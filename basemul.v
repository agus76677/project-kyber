==> flow/design.v <==
module basemul(
  input clk,
  input set,
  input wire signed [15:0] a1,
  input wire signed [15:0] a0,
  input wire signed [15:0] b1,
  input wire signed [15:0] b0,
  input wire signed [15:0] zeta,
  output reg signed [15:0] t1,
  output reg signed [15:0] t0
);
wire signed [15:0] f1, f2, g1, g2;
reg signed [15:0] ff1, gg1, gg2, ggg2;
reg signed [15:0] aa0, bb0, bb1, bbb1;  
wire signed [15:0] temp;
fqmul fq1(
  .clk(clk),
  .set(set),
  .a(a1),
  .b(zeta),
  .t(temp)
);
fqmul fq2(
  .clk(clk),
  .set(set),
  .a(a1),
  .b(b0),
  .t(g2)
);
fqmul fq3(
  .clk(clk),
  .set(set),
  .a(aa0),
  .b(bb0),
  .t(f1)
);
fqmul fq4(
  .clk(clk),
  .set(set),
  .a(aa0),
  .b(bb1),
  .t(g1)
);
fqmul fq5(
  .clk(clk),
  .set(set),
  .a(temp),
  .b(bbb1),
  .t(f2)
);
always @(posedge clk) begin
  if(set) begin
    t0 <= ff1 + f2;
    t1 <= ggg2 + gg1;
  end
end
always @(posedge clk) begin
  aa0 <= a0;
  bb0 <= b0;
  bb1 <= b1;
  bbb1 <= bb1;
end
always @(posedge clk) begin
  ff1 <= f1;
  gg1 <= g1;
  gg2 <= g2;
  ggg2 <= gg2;
end
endmodule
module fqmul ( 
  input clk,
  input set,
  input  wire signed [15:0] a,
  input  wire signed [15:0] b,
  output wire signed [15:0] t
);  
wire signed [31:0] temp32;
reg set1;
multiplier mult1 (
  .clk(clk),
  .set(set),
  .a(a),
  .b(b),
  .t(temp32)
);
montgomery_reduce mont1 (  
  .clk(clk),
  .set(set1),
  .a(temp32),  
  .t(t)
);
always @(posedge clk) begin
  set1 <= set;
end
endmodule
module multiplier (
  input clk,
  input set,
  input  wire signed [15:0] a,
  input  wire signed [15:0] b,
  output reg signed [31:0] t
);
always @(posedge clk) begin
  if(set) begin
    t <= a * b;  
  end
end
endmodule
module montgomery_reduce (  
  input clk,  
  input set,
  input  wire signed [31:0] a,
  output reg  signed [15:0] t
);
reg signed [31:0] temp32;
reg signed [15:0] temp16;
always @(posedge clk) begin  
  if(set) begin
    temp32 = a;
    temp16 = (temp32 * -3327) &16'hFFFF;
    temp32 = temp16 * 13'sd3329;
    t = (a - temp32) >> 16;
  end
end
endmodule
From RTL to reports: basemul

What the tools print for basemul, step after step.
Line numbers count from 1 in the design file above.
Operators carry their Yosys type and port widths (W data, S select, Z words).
Library cell names are shortened.
A cell with - has no value.

Top: basemul
Clock input: clk
Cell library: sky130hd
Timing corner: tt_025C_1v80

Word level

Counts by Yosys on the flattened word-level netlist (proc, flatten, opt, wreduce; memories kept). Register bits leave out memories and registers merged into their read ports (data or address); mux counts leave out enables and synchronous resets folded into registers. Print and check cells are left out. Cells with the same type and inputs are merged into one.

Input port bits: 82
Word-level cells: 43
Bits in read-only memories: 0
Bits in writable memories: 0
Latch bits: 0
Bits in registers: 401
Word width x clocked read ports: 0
Memories: 0

Reduce/logical cells: 0
Divide/modulo/power cells: 0
Shift operators: 0
Multiply operators: 15
Equality and inequality tests: 0
Bitwise operators: 0
Muxes and demuxes: 0
Add/subtract/negate cells: 7
Magnitude comparators: 0

Operator list:

| kind                     | number |
| $mul A16 B16 Y32         | 5 |
| $mul A32 B13 Y16 const B | 5 |
| $mul A16 B13 Y29 const B | 5 |
| $sub A32 B29 Y32         | 5 |
| $add A16 B16 Y16         | 2 |

Longest topological paths

Longest topological path by Yosys (ltp), each cell counted once; first at word level (registers and memories cut), then after technology mapping (sequential cells cut; the memories' decode and read muxes count).

Word-level depth: 3
ABC_AREA: 0
Mapped depth: 33
Depth with buffers taken out: 33

After synthesis

The flow's flattened synthesis, as Yosys stat reports it; memories are mapped. The netlist is that of the ABC_AREA named above (0 if unset); the other value can give another one.
The area totals of this step are shown rounded.

Cell types:

| cell     | number |
| fa_1     | 1594 |
| ha_1     | 1179 |
| inv_1    | 2217 |
| edfxtp_1 | 272 |
| and2_1   | 527 |
| nand2_1  | 766 |
| dfxtp_1  | 129 |
| xnor2_1  | 285 |
| xor2_1   | 99 |
| a21oi_1  | 169 |
| clkbuf_1 | 194 |
| a21o_1   | 89 |
| nor2_1   | 165 |
| nand2b_1 | 84 |
| o21ai_0  | 91 |
| o21a_1   | 34 |
| nand3_1  | 43 |
| o21bai_1 | 28 |

Not listed: further types 50, cells in them 295.

Chip area (Yosys): 82000 sq um
Mapped cells: 8260
Flip-flops: 401
Sequential area: 10800 sq um

By module: a second synthesis without flattening, with its own total; a netlist apart from the flattened one above.

Cell total of the unflattened synthesis: 8499
Area total of the unflattened synthesis: 83900 sq um

Rows give one instance, submodules left out.

Modules:

| module            | times used | cells | area (sq um) |
| multiplier        | 5          | 1124  | 10800 |
| montgomery_reduce | 5          | 509   | 4950 |
| basemul           | 1          | 329   | 4810 |
| fqmul             | 5          | 1     | 20.0 |

Path before layout

Source: OpenSTA report_checks on the synthesized netlist (no wires, ideal clock, input and output delay 20% of the period each), path of least setup slack; recovery checks are left aside. Register names are those of the netlist, which keeps one name where synthesis merged equal registers.

Path type: flip-flop to flip-flop
From: reg fq1.mult1.t[4]
To: reg fq1.mont1.t[15]
Setup slack: 4.391 ns
Stages on the path: 34
Path delay: 9.309 ns
Time at the first pin: 0.000 ns
Clock period: 13.7 ns
Arrival time: 9.049 ns
Library setup time: 0.260 ns
Period reached after synthesis: 9.309 ns

"path delay" = arrival - input delay + setup time.
"stages on the path": output pins that drive a net of the path, with the launching flip-flop's if there is one; two outputs of one cell count as two.
"period reached after synthesis" is the clock period less the worst setup slack; recovery checks do not enter. This is arithmetic on one report: input and output delays are still those of the set period (20% each).
The rows between start and end are the longest chain of elaborated cells between them; the timing report does not say that the signal goes this way. Where chains are equally long, one stands for them.
A line is the first line of the expression or statement that the cell stems from. Yosys adds cells for indexed reads and writes and turns some case tables into memories.

Path through: edfxtp_1 > ha_1 > fa_1 > inv_1 > fa_1 > inv_1 > fa_1 > ha_1 > ha_1 > ha_1 > a21o_1 > a21oi_1 > xnor2_1 > xnor2_1 > ha_1 > ha_1 > inv_1 > fa_1 > inv_1 > fa_1 > ha_1 > inv_1 > fa_1 > ha_1 > inv_1 > o21bai_1 > a21o_1 > a21o_1 > or3_1 > o221ai_1 > a21oi_1 > o21a_1 > nor2_1 > xnor2_1
Cells in the longest elaborated chain: 3

Ends and longest elaborated chain, post-synthesis:

| element            | RTL line | text |
| start: declaration | 101      | `output reg signed [31:0] t` |
| start: assignment  | 105      | `t <= a * b;` |
| $mul A32 B13 Y16   | 120      | `temp16 = (temp32 * -3327) &16'hFFFF;` |
| $mul A16 B13 Y29   | 121      | `temp32 = temp16 * 13'sd3329;` |
| $sub A32 B29 Y32   | 122      | `t = (a - temp32) >> 16;` |
| end: assignment    | 122      |  |
| end: declaration   | 113      | `output reg  signed [15:0] t` |

Path in the finished layout

From the final timing report of flow run A: the path of least setup slack in the routed layout; clock arrival at registers is part of the times.

Path type: input port to flip-flop
From: in a1[10]
To: reg fq2.mult1.t[30]
Arrival time: 10.11 ns
Time at the first pin: 2.72 ns
Clock period: 13.6 ns
Stages on the path: 25
Setup slack: 3.92 ns
Library setup time: 0.25 ns

The rows between start and end are the longest chain of elaborated cells between them; the timing report does not say that the signal goes this way. Where chains are equally long, one stands for them.

Path through: clkdlybuf4s50_1 > buf_4 > nand2_1 > fa_1 > inv_1 > fa_1 > inv_1 > fa_1 > inv_1 > fa_1 > inv_1 > fa_1 > inv_1 > fa_1 > ha_1 > a21o_1 > a211oi_1 > inv_1 > o31ai_1 > nor2_1 > o31ai_1 > a21oi_1 > a41oi_1 > a21oi_1 > xor2_1
Cells in the longest elaborated chain: 1

Ends and longest elaborated chain, post-layout:

| element            | RTL line | text |
| start: declaration | 4        | `input wire signed [15:0] a1,` |
| $mul A16 B16 Y32   | 105      | `t <= a * b;` |
| end: assignment    | 105      |  |
| end: declaration   | 101      | `output reg signed [31:0] t` |

Wiki page: basemul / flow data

basemul through Yosys and OpenROAD on sky130hd: 2 stored runs, unordered, with their settings and measured results. The constraints put input and output delay at 20% of the set period each and load the outputs with 0.01 pF.
"critical path time" is the time allowed to the run's worst setup path (the clock period less input and output delay, where it has them) less its slack. Clock arrival times count: a late capture clock shortens it, a late launch clock lengthens it.
The measured numbers are rounded.
A setting shown as . is not set for that run.

| setting or result                         | flow run A              | flow run B             |
| period_ns                                 | 13.6                    | 7.18                   |
| CORE_UTILIZATION                          | 46                      | 40                     |
| SETUP_SLACK_MARGIN                        | -1.01                   | .                      |
| PLACE_DENSITY_LB_ADDON                    | 0.27                    | .                      |
| CORE_MARGIN                               | 3                       | 2                      |
| MIN_ROUTING_LAYER                         | met2                    | .                      |
| CAP_MARGIN                                | 20                      | 20                     |
| SLEW_MARGIN                               | 20                      | 20                     |
| critical path time (ns)                   | 6.96                    | 8.00                   |
| worst setup path kind                     | input port to flip-flop | flip-flop to flip-flop |
| worst hold slack after layout (ns)        | 0.323                   | 0.305                  |
| worst setup slack after layout (ns)       | 3.92                    | -0.817                 |
| std-cell area (final layout) (sq um)      | 87700                   | 96400                  |
| total negative slack on setup checks (ns) | 0.000                   | -21.1                  |
| synthesis area (sq um)                    | 82000                   | 82000                  |
| die footprint (sq um)                     | 183000                  | 209000                 |
