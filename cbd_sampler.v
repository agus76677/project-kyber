==> flow/design.v <==
module cbd_sampler #(
  parameter integer POLY_LENGTH = 256,
  parameter integer COEFF_COUNTER_WIDTH = 16
) (
  input  wire                        clk,
  input  wire                        rst_n,
  input  wire                        start,
  input  wire [COEFF_COUNTER_WIDTH-1:0] n_coeffs,
  input  wire [127:0]                random_in,
  input  wire                        random_valid,
  output wire                        random_ready,
  input  wire [3:0]                  eta,
  input  wire                        coeff_ready,
  output wire                        coeff_valid,
  output reg  signed [3:0]           coeff_data,
  output reg                         coeff_last
);
  localparam integer MAX_ETA = 3;
  localparam integer MAX_BITS = MAX_ETA * 2;
  reg active;
  reg [COEFF_COUNTER_WIDTH-1:0] remaining_coeffs;
  wire start_pulse = start & ~active;
  always @(posedge clk or negedge rst_n) begin
    if (!rst_n) begin
      active <= 1'b0;
      remaining_coeffs <= {COEFF_COUNTER_WIDTH{1'b0}};
    end else begin
      if (start_pulse) begin
        active <= 1'b1;
        remaining_coeffs <= n_coeffs;
      end else if (coeff_valid && coeff_ready) begin
        if (remaining_coeffs > 0) begin
          remaining_coeffs <= remaining_coeffs - 1'b1;
        end
        if (remaining_coeffs <= 1) begin
          active <= 1'b0;
        end
      end
    end
  end
  wire [2:0] eta_eff = (eta == 4'd3) ? 3 : 2;
  wire [3:0] bits_per_sample = {1'b0, eta_eff} << 1;  
  reg [255:0] rand_buffer;
  reg [8:0]   bits_available;
  wire load_random = random_valid && random_ready;
  wire pipeline_consuming;
  wire [3:0] consume_bits = bits_per_sample;
  reg [255:0] next_buffer;
  reg [8:0]   next_bits_available;
  always @* begin
    reg [255:0] buffer_tmp;
    reg [8:0]   available_tmp;
    buffer_tmp = rand_buffer;
    available_tmp = bits_available;
    if (pipeline_consuming) begin
      buffer_tmp = buffer_tmp >> consume_bits;
      available_tmp = available_tmp - consume_bits;
    end
    if (load_random) begin
      buffer_tmp[available_tmp +: 128] = random_in;
      available_tmp = available_tmp + 9'd128;
    end
    next_buffer = buffer_tmp;
    next_bits_available = available_tmp;
  end
  always @(posedge clk or negedge rst_n) begin
    if (!rst_n) begin
      rand_buffer <= 256'd0;
      bits_available <= 9'd0;
    end else begin
      rand_buffer <= next_buffer;
      bits_available <= next_bits_available;
    end
  end
  assign random_ready = (bits_available <= 9'd128);
  reg stage1_valid;
  reg [MAX_BITS-1:0] stage1_bits;
  reg [2:0]          stage1_eta;
  wire stage1_ready;
  assign pipeline_consuming = active && (remaining_coeffs != 0) && (bits_available >= bits_per_sample) && stage1_ready;
  always @(posedge clk or negedge rst_n) begin
    if (!rst_n) begin
      stage1_valid <= 1'b0;
      stage1_bits  <= {MAX_BITS{1'b0}};
      stage1_eta   <= 3'd0;
    end else begin
      if (stage1_ready) begin
        stage1_valid <= pipeline_consuming;
        if (pipeline_consuming) begin
          stage1_bits <= rand_buffer[MAX_BITS-1:0];
          stage1_eta  <= eta_eff;
        end
      end
    end
  end
  reg stage2_valid;
  reg [2:0] stage2_sum_a;
  reg [2:0] stage2_sum_b;
  wire stage2_ready;
  function automatic [2:0] popcount4;
    input [3:0] value;
    case (value)
      4'h0: popcount4 = 3'd0;
      4'h1, 4'h2, 4'h4, 4'h8: popcount4 = 3'd1;
      4'h3, 4'h5, 4'h6, 4'h9, 4'hA, 4'hC: popcount4 = 3'd2;
      4'h7, 4'hB, 4'hD, 4'hE: popcount4 = 3'd3;
      default: popcount4 = 3'd4;
    endcase
  endfunction
  wire stage1_fire = stage1_valid && stage2_ready;
  always @(posedge clk or negedge rst_n) begin : stage2_proc
    reg [3:0] a_bits;
    reg [3:0] b_bits;
    if (!rst_n) begin
      stage2_valid <= 1'b0;
      stage2_sum_a <= 3'd0;
      stage2_sum_b <= 3'd0;
    end else begin
      if (stage2_ready) begin
        stage2_valid <= stage1_fire;
        if (stage1_fire) begin
          a_bits = 4'd0;
          b_bits = 4'd0;
          if (stage1_eta == 3'd2) begin
            a_bits = {2'b00, stage1_bits[1:0]};
            b_bits = {2'b00, stage1_bits[3:2]};
          end else begin
            a_bits = {1'b0, stage1_bits[2:0]};
            b_bits = {1'b0, stage1_bits[5:3]};
          end
          stage2_sum_a <= popcount4(a_bits);
          stage2_sum_b <= popcount4(b_bits);
        end
      end
    end
  end
  reg stage3_valid;
  wire stage3_ready = (!stage3_valid) || coeff_ready;
  assign stage1_ready = (!stage1_valid) || stage2_ready;
  assign stage2_ready = (!stage2_valid) || stage3_ready;
  wire stage2_fire = stage2_valid && stage3_ready;
  wire signed [3:0] diff_calc = $signed({1'b0, stage2_sum_a}) - $signed({1'b0, stage2_sum_b});
  wire coeff_is_last = (remaining_coeffs == 1);
  always @(posedge clk or negedge rst_n) begin
    if (!rst_n) begin
      stage3_valid <= 1'b0;
      coeff_data   <= 4'sd0;
      coeff_last   <= 1'b0;
    end else begin
      if (stage3_ready) begin
        stage3_valid <= stage2_fire;
      end
      if (stage2_fire) begin
        coeff_data <= diff_calc;
        coeff_last <= coeff_is_last;
      end
    end
  end
  assign coeff_valid = stage3_valid;
endmodule
# [Step by step through the tools: cbd_sampler]
# The steps from the RTL of cbd_sampler to its reports follow in flow order.
# Line numbers count from 1 in the design file above.
# Operators: Yosys type, input widths -> output width; for muxes data width and select width s.
# Cell names lack the library's common part.
# Not given: n/a
[inputs] top="cbd_sampler" clock="clk" cell_library="sky130hd" lib_corner="tt_025C_1v80"

# [Elaborated design]
# Yosys after proc, flatten, opt, wreduce and memory -nomap, before mapping. Memory bits, and registers merged into a memory's read port (data or address), are not among the register bits. Print and check cells are not counted.
# Yosys's memory passes give these memory sizes; they may raise the number of words (mostly to a power of two), join words into wider ones and drop unused or constant bits.
[classes] addsub=5 n_shift=3 logic=5 eq_ne=3 n_mux=17 n_cmp=4 reduce_logical=23
[op_table] op="$mux 256" n=2
[op_table] op="$shift 128x33->256" n=1
[op_table] op="$shift 128x33->256 const A" n=1
[op_table] op="$and 256x256->256" n=1
[op_table] op="$or 256x256->256" n=1
[op_table] op="$shr 256x3->256" n=1
[op_table] op="$not 256->256" n=1
[op_table] op="$mux 16" n=3
[op_table] op="$neg 9->33" n=1
[op_table] op="$mux 9" n=2
[op_table] op="$sub 16x1->16 const B" n=1
[op_table] op="$gt 16x1->1 const B" n=1
[op_table] op="$le 16x1->1 const B" n=1
[op_table] op="$eq 16x1->1 const B" n=1
[op_table] op="$reduce_bool 16->1" n=1
[op_table] op="$mux 4" n=4
[op_table] op="$sub 9x3->9" n=1
[op_table] op="$ge 9x3->1" n=1
[op_table] op="$add 9x8->9 const B" n=1
[op_table] op="$le 9x8->1 const B" n=1
[op_table] op="$reduce_and 2->1" n=4
[op_table] op="$logic_and 1x1->1" n=7
[op_table] op="$reduce_bool 2->1" n=3
[op_table] op="$mux 3" n=2
[op_table] op="$logic_not 1->1" n=5
[op_table] op="$sub 3x3->4" n=1
[op_table] op="$eq 4x2->1 const B" n=1
[op_table] op="$mux 1" n=4
# Not listed: further kinds 4, cells in them 6.
[word_totals] romBits=96 output_inout_bits=7 clocked_rd_ports_x_width=6 in_bits=153 reg_bits=299 word_cells=73 memories=2
[memory_table] memory="(no name shown)" size=16 width=3 read_ports=1 wr=0 line_no=102 rtl="case (value)"
[memory_table] memory="(no name shown)" size=16 width=3 read_ports=1 wr=0 line_no=102

# [Logic depth]
# Yosys ltp: most cells in a row. Word level: on the elaborated netlist, between registers, memories and ports. Mapped: between sequential cells and ports; inverters and the memories' decode and read muxes count.
[depth] depth_word=12 abc_area=1 mapped_depth=39 ltp_nobuf=34

# [After synthesis]
# Source: synth_stat.txt of the flow (Yosys; design flattened, memories mapped). It holds for the ABC_AREA given above (unset counts as 0); a run with the other value may have another netlist.
# The area totals of this step are shown rounded.
[types] type="nand3_1" n=1642 area_total_um2=8.22E+03
[types] type="dfrtp_1" n=299 area_total_um2=7.48E+03
[types] type="nand2_1" n=1826 area_total_um2=6.85E+03
[types] type="o21ai_0" n=439 area_total_um2=2.2E+03
[types] type="o211ai_1" n=212 area_total_um2=1.59E+03
[types] type="nand4_1" n=199 area_total_um2=1.24E+03
[types] type="nor2_1" n=324 area_total_um2=1.22E+03
[types] type="inv_1" n=313 area_total_um2=1.17E+03
[types] type="clkbuf_1" n=291 area_total_um2=1.09E+03
[types] type="o21ai_1" n=125 area_total_um2=625.6
[types] type="buf_1" n=165 area_total_um2=619.344
[types] type="a21oi_1" n=117 area_total_um2=585.562
[types] type="buf_2" n=98 area_total_um2=490.47
[types] type="a211oi_1" n=40 area_total_um2=300.288
[types] type="a31oi_1" n=45 area_total_um2=281.52
[types] type="nor3_1" n=46 area_total_um2=230.221
[types] type="a311oi_1" n=25 area_total_um2=218.96
[types] type="o221ai_1" n=25 area_total_um2=218.96
# Not listed: further types 52, cells in them 254.
[synth_totals] synth_area_um2=37000 seqArea_um2=7500 ff_cells=299 buffers=580 stdcells=6485

# [Timing after synthesis]
# Source: OpenSTA report_checks on the synthesized netlist (no wires, ideal clock, input and output delay 20% of the period each), path of least setup slack; recovery checks are left aside. Register names are those of the netlist, which keeps one name where synthesis merged equal registers.
[synth_timing] path_kind="input -> register" startpoint="input eta[3]" endpoint="register rand_buffer[80]" clock_period_ns=10.4 in_delay_ns=2.080 required_ns=10.268 t_arrival_ns=7.332 n_path_buf=13 setup_time_ns=0.132 slack_ns=2.936 delay_ns=5.384 path_stages=30 launch_ns=2.080 period_less_setup_slack_ns=7.464
# "delay_ns" = arrival - input delay + setup time.
# "path_stages": output pins that drive a net of the path, with the launching flip-flop's if there is one; two outputs of one cell count as two.
# "period_less_setup_slack_ns" is the clock period less the worst setup slack; recovery checks do not enter. This is arithmetic on one report: input and output delays are still those of the set period (20% each).
# The rows between start and end are the longest chain of elaborated cells between them; the timing report does not say that the signal goes this way. Where chains are equally long, one stands for them.
# Each line given opens the expression or statement behind the cell; cells for indexed reads and writes are added by Yosys, which also makes memories of some case tables.
[synth_via] cell_sequence="nor2_1 and3_1 clkbuf_1 clkbuf_1 clkbuf_1 clkbuf_1 ha_1 inv_1 ha_1 inv_1 nand3_1 nor2_1 nor2_4 nand2_4 nand2_2 nand2_2 buf_2 buf_2 buf_1 ha_1 clkbuf_1 inv_1 clkbuf_1 clkbuf_1 buf_1 clkbuf_1 clkbuf_1 o21ai_0 a41oi_1 o21ai_1" elab_chain_cells=12 cone_cells=16 lines_between=7 classes_between="2 x add/sub; 1 x compare; 1 x eq/ne; 3 x shift; 4 x mux; 3 x logic; 2 x reduce/logical"
[synth_lines] element="from (decl)" line_no=12 rtl="input  wire [3:0]                  eta,"
[synth_lines] element="$eq 4x2->1" line_no=41 rtl="wire [2:0] eta_eff = (eta == 4'd3) ? 3 : 2;"
[synth_lines] element="$mux 1" line_no=41
[synth_lines] element="$ge 9x3->1" line_no=80 rtl="assign pipeline_consuming = active && (remaining_coeffs != 0) && (bits_available >= bits_per_sample) && stage1 ..."
[synth_lines] element="$logic_and 1x1->1 (2 in a row)" line_no=80
[synth_lines] element="$mux 9" line_no=55 rtl="if (pipeline_consuming) begin"
[synth_lines] element="$neg 9->33" line_no=60 rtl="buffer_tmp[available_tmp +: 128] = random_in;"
[synth_lines] element="$shift 128x33->256" line_no=60
[synth_lines] element="$not 256->256" line_no=60
[synth_lines] element="$and 256x256->256" line_no=60
[synth_lines] element="$or 256x256->256" line_no=60
[synth_lines] element="$mux 256" line_no=59 rtl="if (load_random) begin"
[synth_lines] element="to (assign)" line_no=68 rtl="rand_buffer <= 256'd0;"
[synth_lines] element="to (assign)" line_no=71 rtl="rand_buffer <= next_buffer;"
[synth_lines] element="to (decl)" line_no=43 rtl="reg [255:0] rand_buffer;"

# [Worst path after layout]
# From the final timing report of run 1: the path of least setup slack in the routed layout; clock arrival at registers is part of the times.
[layout_timing] path_kind="input -> register" startpoint="input eta[3]" endpoint="register rand_buffer[172]" required_ns=15.19 setup_time_ns=0.12 clock_period_ns=14.7 slack_ns=4.66 launch_ns=2.94 in_delay_ns=2.94 path_stages=32 t_arrival_ns=10.53 n_path_buf=2
# The rows between start and end are the longest chain of elaborated cells between them; the timing report does not say that the signal goes this way. Where chains are equally long, one stands for them.
[layout_via] cell_sequence="clkdlybuf4s50_1 nor2_1 and3_4 ha_1 inv_1 ha_1 inv_1 nand3_1 nor2_1 nor2_4 nand2_4 nand2_2 nand2_8 nand2_2 nor2_4 nand2_2 nor2_1 ha_1 clkinv_2 nand4_2 clkinv_2 buf_4 nand2_1 nand3_1 nand3_1 nand3_1 nand3_1 nand2_1 o21ai_0 nand2_1 nand2_1 nand2_1" elab_chain_cells=12 cone_cells=16 lines_between=7 classes_between="2 x add/sub; 1 x compare; 1 x eq/ne; 3 x shift; 4 x mux; 3 x logic; 2 x reduce/logical"
[layout_lines] element="from (decl)" line_no=12 rtl="input  wire [3:0]                  eta,"
[layout_lines] element="$eq 4x2->1" line_no=41 rtl="wire [2:0] eta_eff = (eta == 4'd3) ? 3 : 2;"
[layout_lines] element="$mux 1" line_no=41
[layout_lines] element="$ge 9x3->1" line_no=80 rtl="assign pipeline_consuming = active && (remaining_coeffs != 0) && (bits_available >= bits_per_sample) && stage1 ..."
[layout_lines] element="$logic_and 1x1->1 (2 in a row)" line_no=80
[layout_lines] element="$mux 9" line_no=55 rtl="if (pipeline_consuming) begin"
[layout_lines] element="$neg 9->33" line_no=60 rtl="buffer_tmp[available_tmp +: 128] = random_in;"
[layout_lines] element="$shift 128x33->256" line_no=60
[layout_lines] element="$not 256->256" line_no=60
[layout_lines] element="$and 256x256->256" line_no=60
[layout_lines] element="$or 256x256->256" line_no=60
[layout_lines] element="$mux 256" line_no=59 rtl="if (load_random) begin"
[layout_lines] element="to (assign)" line_no=68 rtl="rand_buffer <= 256'd0;"
[layout_lines] element="to (assign)" line_no=71 rtl="rand_buffer <= next_buffer;"
[layout_lines] element="to (decl)" line_no=43 rtl="reg [255:0] rand_buffer;"

# cbd_sampler through Yosys and OpenROAD on sky130hd: 2 stored runs, unordered, with their settings and measured results. The constraints put input and output delay at 20% of the set period each and load the outputs with 0.01 pF.
# "achieved_period_ns" is the run's clock period less its worst setup slack. It is reckoned from that one timing run; input and output delays stay at 20% of the period that was set.
# By "worst_path_time_ns" is meant the share of the clock period that the worst setup path is allowed (20% is reserved at inputs, 20% at outputs), minus its slack. Clock arrival times at its registers enter into it.
# The results are shown rounded.
run="run 1" settings period_ns=14.7 CORE_UTILIZATION=34 SETUP_SLACK_MARGIN=4.32 PLACE_DENSITY=0.74 CORE_MARGIN=2 CELL_PAD_IN_SITES_DETAIL_PLACEMENT=1 ABC_AREA=1 CTS_CLUSTER_SIZE=12 CAP_MARGIN=35 SLEW_MARGIN=30
run="run 1" results final_stdcell_area_um2=40000 setupTns_ns=0.000 ws_setup_ns=4.7 final_util_pct=38 achieved_period_ns=10.035 worst_path_time_ns=7.10 worst_setup_path_type="input -> register" ys_area_um2=37000 final_die_area_um2=110000 timing.hold.ws_ns=0.49
run="run 2" settings period_ns=5.99 CORE_UTILIZATION=24 SETUP_SLACK_MARGIN=0.22 PLACE_DENSITY_LB_ADDON=0.12 CORE_ASPECT_RATIO=1.09 CORE_MARGIN=5 CELL_PAD_IN_SITES_GLOBAL_PLACEMENT=0 TNS_END_PERCENT=75 ABC_AREA=1 CAP_MARGIN=15 MIN_ROUTING_LAYER="met2" SLEW_MARGIN=20
run="run 2" outcome="unfinished; error GRT-0116 in routing"
